==> flow/design.v <==
`timescale 1ns / 1ps
module branch(
	 input clk,
    input zflag,
    input carryflag,
    input overflowflag,
    input signflag,
    input [5:0] opcode,
    input [25:0] jtr,
	 input [31:0] pc,
	 output reg[31:0] pc_offset
    );
	wire [3:0] op,fn;
	wire [4:0] rs;
	assign op = opcode[3:0];
	assign fn = jtr[3:0];
	assign rs = jtr[25:21];
	wire [31:0] temp1,temp2;
	reg reg_write;
	wire[4:0] ra_addr;
	assign ra_addr = 5'b1111;
	register_bank RB(.clk(clk),.reg1_addr(ra_addr),.reg2_addr(rs),.write_addr(ra_addr),.write_data(pc+4),.reg_write(reg_write),.read_data1(temp1),.read_data2(temp2));
	always @(*)
	begin
		pc_offset = 32'b0;
		reg_write = 1'b0;
		case(op)
			6'b0000:
					begin
					if(fn==4'b1010)
						pc_offset = temp2-(pc+4)-4; 
					end
			6'b0101: pc_offset = 4*jtr;   
			6'b0110: 
					begin
					if(zflag==1)
						pc_offset = 4*jtr;
					end
			6'b0111:
					begin
					if(zflag==0)
						pc_offset = 4*jtr;
					end
			6'b1000:
					begin
					if(carryflag==1)
						pc_offset = 4*jtr;
					end
			6'b1001:
					begin
					if(carryflag==0)
						pc_offset = 4*jtr;
					end
			6'b1010:
					begin
					if(signflag==1)
						pc_offset = 4*jtr;
					end
			6'b1011:
					begin
					if(signflag==0)
						pc_offset = 4*jtr;
					end
			6'b1100:
					begin
					if(overflowflag==1)
						pc_offset = 4*jtr;
					end
			6'b1101:
					begin
					if(overflowflag==0)
						pc_offset = 4*jtr;
					end
			6'b1110:
					begin
					reg_write = 1'b1;
					pc_offset = 4*jtr;
					end
			6'b1111:	
					pc_offset = temp1-(pc+4);
		endcase
	end
endmodule
`timescale 1ns / 1ps
module register_bank(
	input clk,
	input [31:0] write_data,
	input [4:0] reg1_addr,
	input [4:0] reg2_addr,
	input [4:0] write_addr,
	input reg_write,
	output [31:0] read_data1,
	output [31:0] read_data2
    );
	reg [31:0] reg_bank [31:0];
	integer i;
	assign read_data1 = reg_bank[reg1_addr];
	assign read_data2 = reg_bank[reg2_addr];
   initial
	begin
	  for(i=0;i<32;i=i+1)
			reg_bank[i]=32'b0;
	end	
	always @(posedge clk)
	begin
		if(reg_write==1)
			reg_bank[write_addr] = write_data;
	end
endmodule
# Reports on branch
# What the tools print for branch, step after step.
# Line numbers count from 1 in the design file above.
# Operators carry their Yosys type and port widths (W data, S select, Z words).
# Cell names lack the library's common part.
# A cell with n/a has no value.
# design
design	branch
clock	clk
cell_library	sky130hd
corner	tt_025C_1v80

# Word-level counts
# Counts by Yosys on the flattened word-level netlist (proc, flatten, opt, wreduce; memories kept). Register bits leave out memories and registers merged into their read ports (data or address); mux counts leave out enables and synchronous resets folded into registers. Print and check cells are left out. Cells with the same type and inputs are merged into one.
# Yosys's memory passes give these memory sizes; they may raise the number of words (mostly to a power of two), join words into wider ones and drop unused or constant bits.
# op_classes
n_reduce_logical	2
n_addsub	4
equal	12
mux	14
# ops
cell	count
$pmux W32 S11	1
$mux W28	8
$sub A32 B32 Y32	2
$mux W32	2
$eq A4 B4 Y1 const B	9
$add A32 B3 Y32 const B	1
$sub A32 B3 Y32 const B	1
$eq A4 B3 Y1 const B	3
$mux W5	1
$logic_not A4 Y1	1
$reduce_or A2 Y1	1
$mux W1	2
# word_totals
output_inout_bits	32
memories	1
reg_bits	0
word_cells	33
input_bits	69
ramBits	1024
# memory_table
memory	size	word_bits	rd	wr	line	rtl
RB.reg_bank	32	32	2	1	95	reg [31:0] reg_bank [31:0];

# Logic depth
# Depth = most cells in a row (Yosys ltp): at word level without a register or memory, in the mapped netlist without a sequential cell, where the memories' decode and read muxes count.
# depth
ltp_word	5
abc_area	0
depth_mapped	21
mapped_depth_nobuf	19

# After synthesis
# Source: synth_stat.txt of the flow (Yosys; design flattened, memories mapped). It holds for the ABC_AREA given above (unset counts as 0); a run with the other value may have another netlist.
# The area totals of this step are shown rounded.
# types
type	count
edfxtp_1	32
ha_1	59
xnor2_1	61
xor2_1	48
nand2_1	106
inv_1	76
a21oi_1	40
a21o_1	23
o21ai_0	32
nor2_1	40
nand3_1	29
xnor3_1	6
a22oi_1	13
a31oi_1	14
nor3_1	16
o221ai_1	9
nand4_1	12
o21a_1	9
# Other cell types: 58; their cells: 175.
# mapped
synth_area_um2	6150
flip_flops	32
cell_count	800
seqArea_um2	961
buffers	21
# By module: a second synthesis without flattening, with its own total; a netlist apart from the flattened one above.
# hier_totals
cells_unflattened	4132
hier_area_um2	54000
# Rows give one instance, submodules left out.
# by_module
mod	mod_seq_area_um2	area_um2	n_inst	cells
register_bank	30700	48800	1	3386
branch	0.0	5240	1	746

# Timing after synthesis
# Source: OpenSTA report_checks on the synthesized netlist (no wires, ideal clock, input and output delay 20% of the period each), path of least setup slack; recovery checks are left aside. Register names are those of the netlist, which keeps one name where synthesis merged equal registers.
# synth_path
path_type	input to output
from	in jtr[21]
to	out pc_offset[29]
required_ns	5.504
arrival_time_ns	5.543
path_stages	19
slack_ns	-0.039
out_delay_ns	1.376
delay_ns	4.167
clock_period_ns	6.88
n_path_buf	1
synth_period_reached_ns	6.919
# "delay_ns" = arrival - input delay + setup time.
# A path that ends at an output port has no setup time.
# "path_stages": output pins that drive a net of the path, with the launching flip-flop's if there is one; two outputs of one cell count as two.
# "synth_period_reached_ns" = period - worst setup slack (recovery checks aside). The figure is calculated, with input and output delays left at 20% of the set period.
# Between the ends stands the longest chain of elaborated cells between them, by number of cells; it is not shown to be the way that was timed. Of several equally long chains one is given.
# A line is the first line of the expression or statement that the cell stems from. Yosys adds cells for indexed reads and writes and turns some case tables into memories.
# A memory read counts as a cell of the chain, while the word-level depth stops at memories.
# synth_via
cell_sequence	nand4_1 > nor2_1 > clkbuf_1 > and2_1 > ha_1 > ha_1 > fa_1 > a21o_1 > a21oi_1 > o21bai_1 > a21oi_1 > o21ai_0 > a31o_2 > a311oi_1 > nor3_1 > o41ai_1 > o21ai_0 > xnor2_1 > o22ai_1
elab_chain_len	5
# synth_lines
element	line	rtl
start: declaration	9	input [25:0] jtr,
$mem_v2 Z32 W32	95	reg [31:0] reg_bank [31:0];
$sub A32 B32 Y32	31	pc_offset = temp2-(pc+4)-4;
$sub A32 B3 Y32	31
$mux W32	30	if(fn==4'b1010)
$pmux W32 S11	27	case(op)
end: declaration	11	output reg[31:0] pc_offset

# Path in the finished layout
# Path of least setup slack in the final report of entry B (OpenROAD, finished layout, wires in). Where an end is a register, its clock arrival counts in the times.
# layout_path
path_type	input to output
from	in jtr[22]
to	out pc_offset[30]
required_ns	8.00
out_delay_ns	2.00
path_stages	20
clock_period_ns	10.0
n_path_buf	3
arrival_time_ns	6.80
slack_ns	1.20
# Between the ends stands the longest chain of elaborated cells between them, by number of cells; it is not shown to be the way that was timed. Of several equally long chains one is given.
# A memory read counts as a cell of the chain, while the word-level depth stops at memories.
# layout_via
cell_sequence	clkdlybuf4s50_1 > nand4_1 > nor2_4 > buf_6 > nand2_1 > xor2_1 > ha_1 > a21o_1 > a21o_1 > a21o_1 > a21o_1 > a21oi_1 > a21oi_1 > o211a_1 > or3_1 > a31oi_1 > o21ai_0 > mux2_2 > o211ai_1 > clkdlybuf4s50_1
elab_chain_len	5
# layout_lines
element	line	rtl
start: declaration	9	input [25:0] jtr,
$mem_v2 Z32 W32	95	reg [31:0] reg_bank [31:0];
$sub A32 B32 Y32	31	pc_offset = temp2-(pc+4)-4;
$sub A32 B3 Y32	31
$mux W32	30	if(fn==4'b1010)
$pmux W32 S11	27	case(op)
end: declaration	11	output reg[31:0] pc_offset

# Below are 2 stored runs of the flow (Yosys, OpenROAD; platform sky130hd) on branch, each with its settings and what was measured, unordered. Constraints: input delay and output delay 20% of the set period each, output load 0.01 pF.
# "critical_path_time_ns": the worst setup path's part of the clock period (all of it between registers, 20% less for each end at a port) less its slack. A launch clock that arrives late makes it longer, a capture clock that arrives late makes it shorter.
# "total_power_uw" is the tool's figure for a default switching activity; nothing was simulated.
# The results are shown rounded.
# A setting shown as - is not set for that run.
# Among the results, - means that no value is shown for the run.
run	period_ns	CORE_UTILIZATION	SETUP_SLACK_MARGIN	PLACE_DENSITY_LB_ADDON	CORE_ASPECT_RATIO	CELL_PAD_IN_SITES_GLOBAL_PLACEMENT	CELL_PAD_IN_SITES_DETAIL_PLACEMENT	CAP_MARGIN	MIN_ROUTING_LAYER	MAX_ROUTING_LAYER	CORE_MARGIN	SLEW_MARGIN	CTS_CLUSTER_SIZE	CTS_CLUSTER_DIAMETER	worstSetupSlack_ns	stdcell_area_um2	design.die.area_um2	total_power_uw	ys_area_um2	fin_hold_ws_ns	critical_path_time_ns	critical_path_kind	timing.setup.tns_ns	utilization_frac
entry A	5.09	66	1.11	0.21	1.39	1	1	20	met1	met4	2	20	-	-	-	-	-	-	-	-	-	-	-	-
entry B	10.0	57	1.09	0.29	1.54	-	-	20	-	met4	10	35	78	348	1.20	7600	15400	662	6150	2.10	4.80	input to output	0.000	0.714
# Entry A: stopped before the end: placement reported FLW-0024
